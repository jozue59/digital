==> flow/design.v <==
module Counter(
    input clk, reset,
  output [12:0] out,
  input [10:0] salto,
  input enablestak,
  input push,
  input flag,
  input pop,
  input branch
);
  reg [12:0]out;
  reg [12:0] out2;
  reg [1:0] complemento;
  assign complemento = 2'b0;
  parameter WIDTH = 13;
	parameter DEPTH = 3;
  reg [DEPTH - 1:0] ptr;
	reg [WIDTH - 1:0] stack [0:(1 << DEPTH) - 1];
  always @(posedge clk) begin
		if (reset)
			ptr <= 0;
	end
  	always @ (posedge clk)
      if(reset) begin
      	out <= 0;
      end else begin
        if (branch == 1'b1) begin
          if (enablestak == 1'b1)begin
            out<= {{complemento[1:0]},{salto[10:0]}};
          end else if (enablestak == 1'b0)begin
            if (push || pop) begin
        			if(push == 1'b1)begin
                stack[ptr] <= out  + 1'b1;
                out<= {{complemento[1:0]},{salto[10:0]}};
                ptr<= ptr + 1;
              end else begin
                out <= stack[ptr-1];
                ptr<= ptr -1;
              end
        		end
          end
        end else if (flag == 1'b1 )begin
          out<= out +2;
        end else begin
            out <= out + 1;
        end
  	  end
initial begin
    out <= 1'b0;
    ptr <= 1'b0;
end
endmodule
# From RTL to reports: Counter
# Tool output for the design above, in the order of the flow.
# Line numbers count from 1 in the design file above.
# Cell names lack the library's common part.
# A cell with n/a has no value.
[setup]
top_module = "Counter"
clock_port = "clk"
lib = "sky130hd"
lib_corner = "tt_025C_1v80"

# After elaboration
# Source: Yosys, flattened and elaborated, memories not mapped. Widths are those after wreduce. Registers that Yosys merges into a memory's read port (data or address) are not register bits. Print and check cells do not count.
# Memory sizes are those after Yosys's memory passes, which may raise the word count (mostly to a power of two), join words into wider ones and drop unused or constant bits.
[op_classes]
n_mux = 20
addsub = 3
reduce_and_logical = 1
eq_ne = 1
[op_table]
columns = ["cell", "n"]
rows = [
  ["13-bit two-way mux", 10],
  ["13-bit by 1-bit adder with 13-bit output with constant B", 2],
  ["3-bit two-way mux", 5],
  ["13-bit by 2-bit adder with 13-bit output with constant B", 1],
  ["1-bit two-way mux", 5],
  ["3-bit by 2-bit != test with 1-bit output with constant B", 1],
  ["1-bit logical OR", 1],
]
[word_totals]
mem_bits_rw = 104
out_inout_bits = 13
memories = 1
register_bits = 13
[memory_table]
columns = ["memory", "size", "width", "rd", "write_ports", "line_no", "source"]
rows = [
  ["stack", 8, 13, 1, 1, 18, "reg [WIDTH - 1:0] stack [0:(1 << DEPTH) - 1];"],
]

# Depth
# Yosys ltp: most cells in a row. Word level: on the elaborated netlist, between registers, memories and ports. Mapped: between sequential cells and ports; inverters and the memories' decode and read muxes count.
[logic_depth]
depth_word = 6
abc_area = 0
mapped_depth = 6
mapped_depth_nobuf = 5

# Synthesis result
# Yosys stat after the flow's synthesis: flattened, memories mapped to cells. It holds for the ABC_AREA given above (unset counts as 0); a run with the other value may have another netlist.
# Totals and module areas in this step are rounded.
[by_type]
columns = ["cell", "n"]
rows = [
  ["dfxtp_1", 13],
  ["nand2_1", 13],
  ["a31oi_1", 7],
  ["ha_1", 3],
  ["a21oi_1", 7],
  ["nand4_1", 5],
  ["nor2_1", 7],
  ["buf_6", 2],
  ["o211ai_1", 3],
  ["or4_1", 3],
  ["mux2i_1", 2],
  ["or4b_1", 2],
  ["or3_1", 3],
  ["a2bb2oi_1", 2],
  ["nand3_4", 1],
  ["o311ai_0", 2],
  ["a2111oi_2", 1],
  ["a211oi_1", 2],
]
# Other cell types: 21; their cells: 31.
[mapped]
mapped_cells = 109
n_buf = 8
synth_area_um2 = 912
ff_cells = 13

# Path before layout
# OpenSTA on the mapped netlist: ideal clock, no wires. The path of least setup slack (recovery checks aside). Input and output delay are each 20% of the period. Register names are those of the netlist, which keeps one name where synthesis merged equal registers.
[synth_timing]
path_kind = "register to register"
startpoint = "register out[1]"
endpoint = "register out[12]"
slack_ns = 0.078
driving_pins = 6
delay_ns = 1.652
period_ns = 1.73
arrival_time_ns = 1.578
setup_time_ns = 0.074
period_less_setup_slack_ns = 1.652
# "delay_ns" = arrival - input delay + setup time.
# "driving_pins" counts driving pins, that of a launching flip-flop among them; a cell with two outputs on the path counts twice.
# "period_less_setup_slack_ns" is the clock period less the worst setup slack; recovery checks do not enter. This is arithmetic on one report: input and output delays are still those of the set period (20% each).
# The rows between start and end are the longest chain of elaborated cells between them; the timing report does not say that the signal goes this way. Where chains are equally long, one stands for them.
# Each line given opens the expression or statement behind the cell; cells for indexed reads and writes are added by Yosys, which also makes memories of some case tables.
# At most two assigning lines are given for a register; there are more.
[synth_between]
path_cell_list = "dfxtp_1 ha_1 mux2_4 nand3_4 or4b_1 a31oi_1"
elab_chain_len = 3
cone_cells = 4
[synth_lines]
columns = ["element", "line_no", "source"]
rows = [
  ["start, declared", 3, "output [12:0] out,"],
  ["start, assigned", 29, "out<= {{complemento[1:0]},{salto[10:0]}};"],
  ["start, assigned", 34, "out<= {{complemento[1:0]},{salto[10:0]}};"],
  ["13-bit by 1-bit adder with 13-bit output", 45, "out <= out + 1;"],
  ["13-bit two-way mux", 42, "end else if (flag == 1'b1 )begin"],
  ["13-bit two-way mux", 27, "if (branch == 1'b1) begin"],
  ["end, assigned", 29, ""],
  ["end, assigned", 34, ""],
  ["end, declared", 3, ""],
]

# Path in the finished layout
# From the final timing report of run A: the path of least setup slack in the routed layout; clock arrival at registers is part of the times.
[layout_timing]
path_kind = "input to register"
startpoint = "input port flag"
endpoint = "register out[9]"
in_delay_ns = 0.53
setup_time_ns = 0.08
period_ns = 2.64
arrival_time_ns = 2.22
slack_ns = 0.59
driving_pins = 5
# The rows between start and end are the longest chain of elaborated cells between them; the timing report does not say that the signal goes this way. Where chains are equally long, one stands for them.
# At most two assigning lines are given for a register; there are more.
[layout_between]
path_cell_list = "clkdlybuf4s50_1 buf_4 o2111ai_1 or4_1 a31oi_1"
elab_chain_len = 2
cone_cells = 2
[layout_lines]
columns = ["element", "line_no", "source"]
rows = [
  ["start, declared", 7, "input flag,"],
  ["13-bit two-way mux", 42, "end else if (flag == 1'b1 )begin"],
  ["13-bit two-way mux", 27, "if (branch == 1'b1) begin"],
  ["end, assigned", 29, "out<= {{complemento[1:0]},{salto[10:0]}};"],
  ["end, assigned", 34, "out<= {{complemento[1:0]},{salto[10:0]}};"],
  ["end, declared", 3, "output [12:0] out,"],
]

# Top module Counter; platform sky130hd; tools Yosys and OpenROAD; 2 stored runs in no particular order. Input and output delays are each 20% of the period that was set; the output load is 0.01 pF.
# By "timing.achieved_period_ns" is meant the clock period of the run minus its worst setup slack. This is arithmetic on one report: input and output delays are still those of the set period (20% each).
# By "critical_path_time_ns" is meant the share of the clock period that the worst setup path is allowed (20% is reserved at inputs, 20% at outputs), minus its slack. Clock arrival times at its registers enter into it.
# The results are shown rounded.

[[run]]
name = "run A"
[run.settings]
period_ns = 2.64
CORE_UTILIZATION = 25
PLACE_DENSITY_LB_ADDON = 0.28
HOLD_SLACK_MARGIN = 0.23
CORE_ASPECT_RATIO = 0.53
CORE_MARGIN = 8
CELL_PAD_IN_SITES_GLOBAL_PLACEMENT = 0
CELL_PAD_IN_SITES_DETAIL_PLACEMENT = 1
GPL_TIMING_DRIVEN = 1
CAP_MARGIN = 0
SLEW_MARGIN = 30
MIN_ROUTING_LAYER = "met1"
[run.results]
fin_hold_ws_ns = 0.523
finish.utilization_pct = 36.0
setup_tns_ns = 0.000
timing.setup.ws_ns = 0.590
final_die_area_um2 = 5940
critical_path_time_ns = 1.52
critical_path_type = "input to register"
synthArea_um2 = 912
timing.achieved_period_ns = 2.050

[[run]]
name = "run B"
[run.settings]
period_ns = 1.89
SETUP_SLACK_MARGIN = 0.01
CAP_MARGIN = 20
CORE_MARGIN = 2
CORE_UTILIZATION = 40
SLEW_MARGIN = 20
[run.results]
fin_hold_ws_ns = 0.519
finish.utilization_pct = 62.3
setup_tns_ns = 0.000
timing.setup.ws_ns = 0.136
final_die_area_um2 = 2680
critical_path_time_ns = 1.38
critical_path_type = "register to output"
synthArea_um2 = 912
timing.achieved_period_ns = 1.754
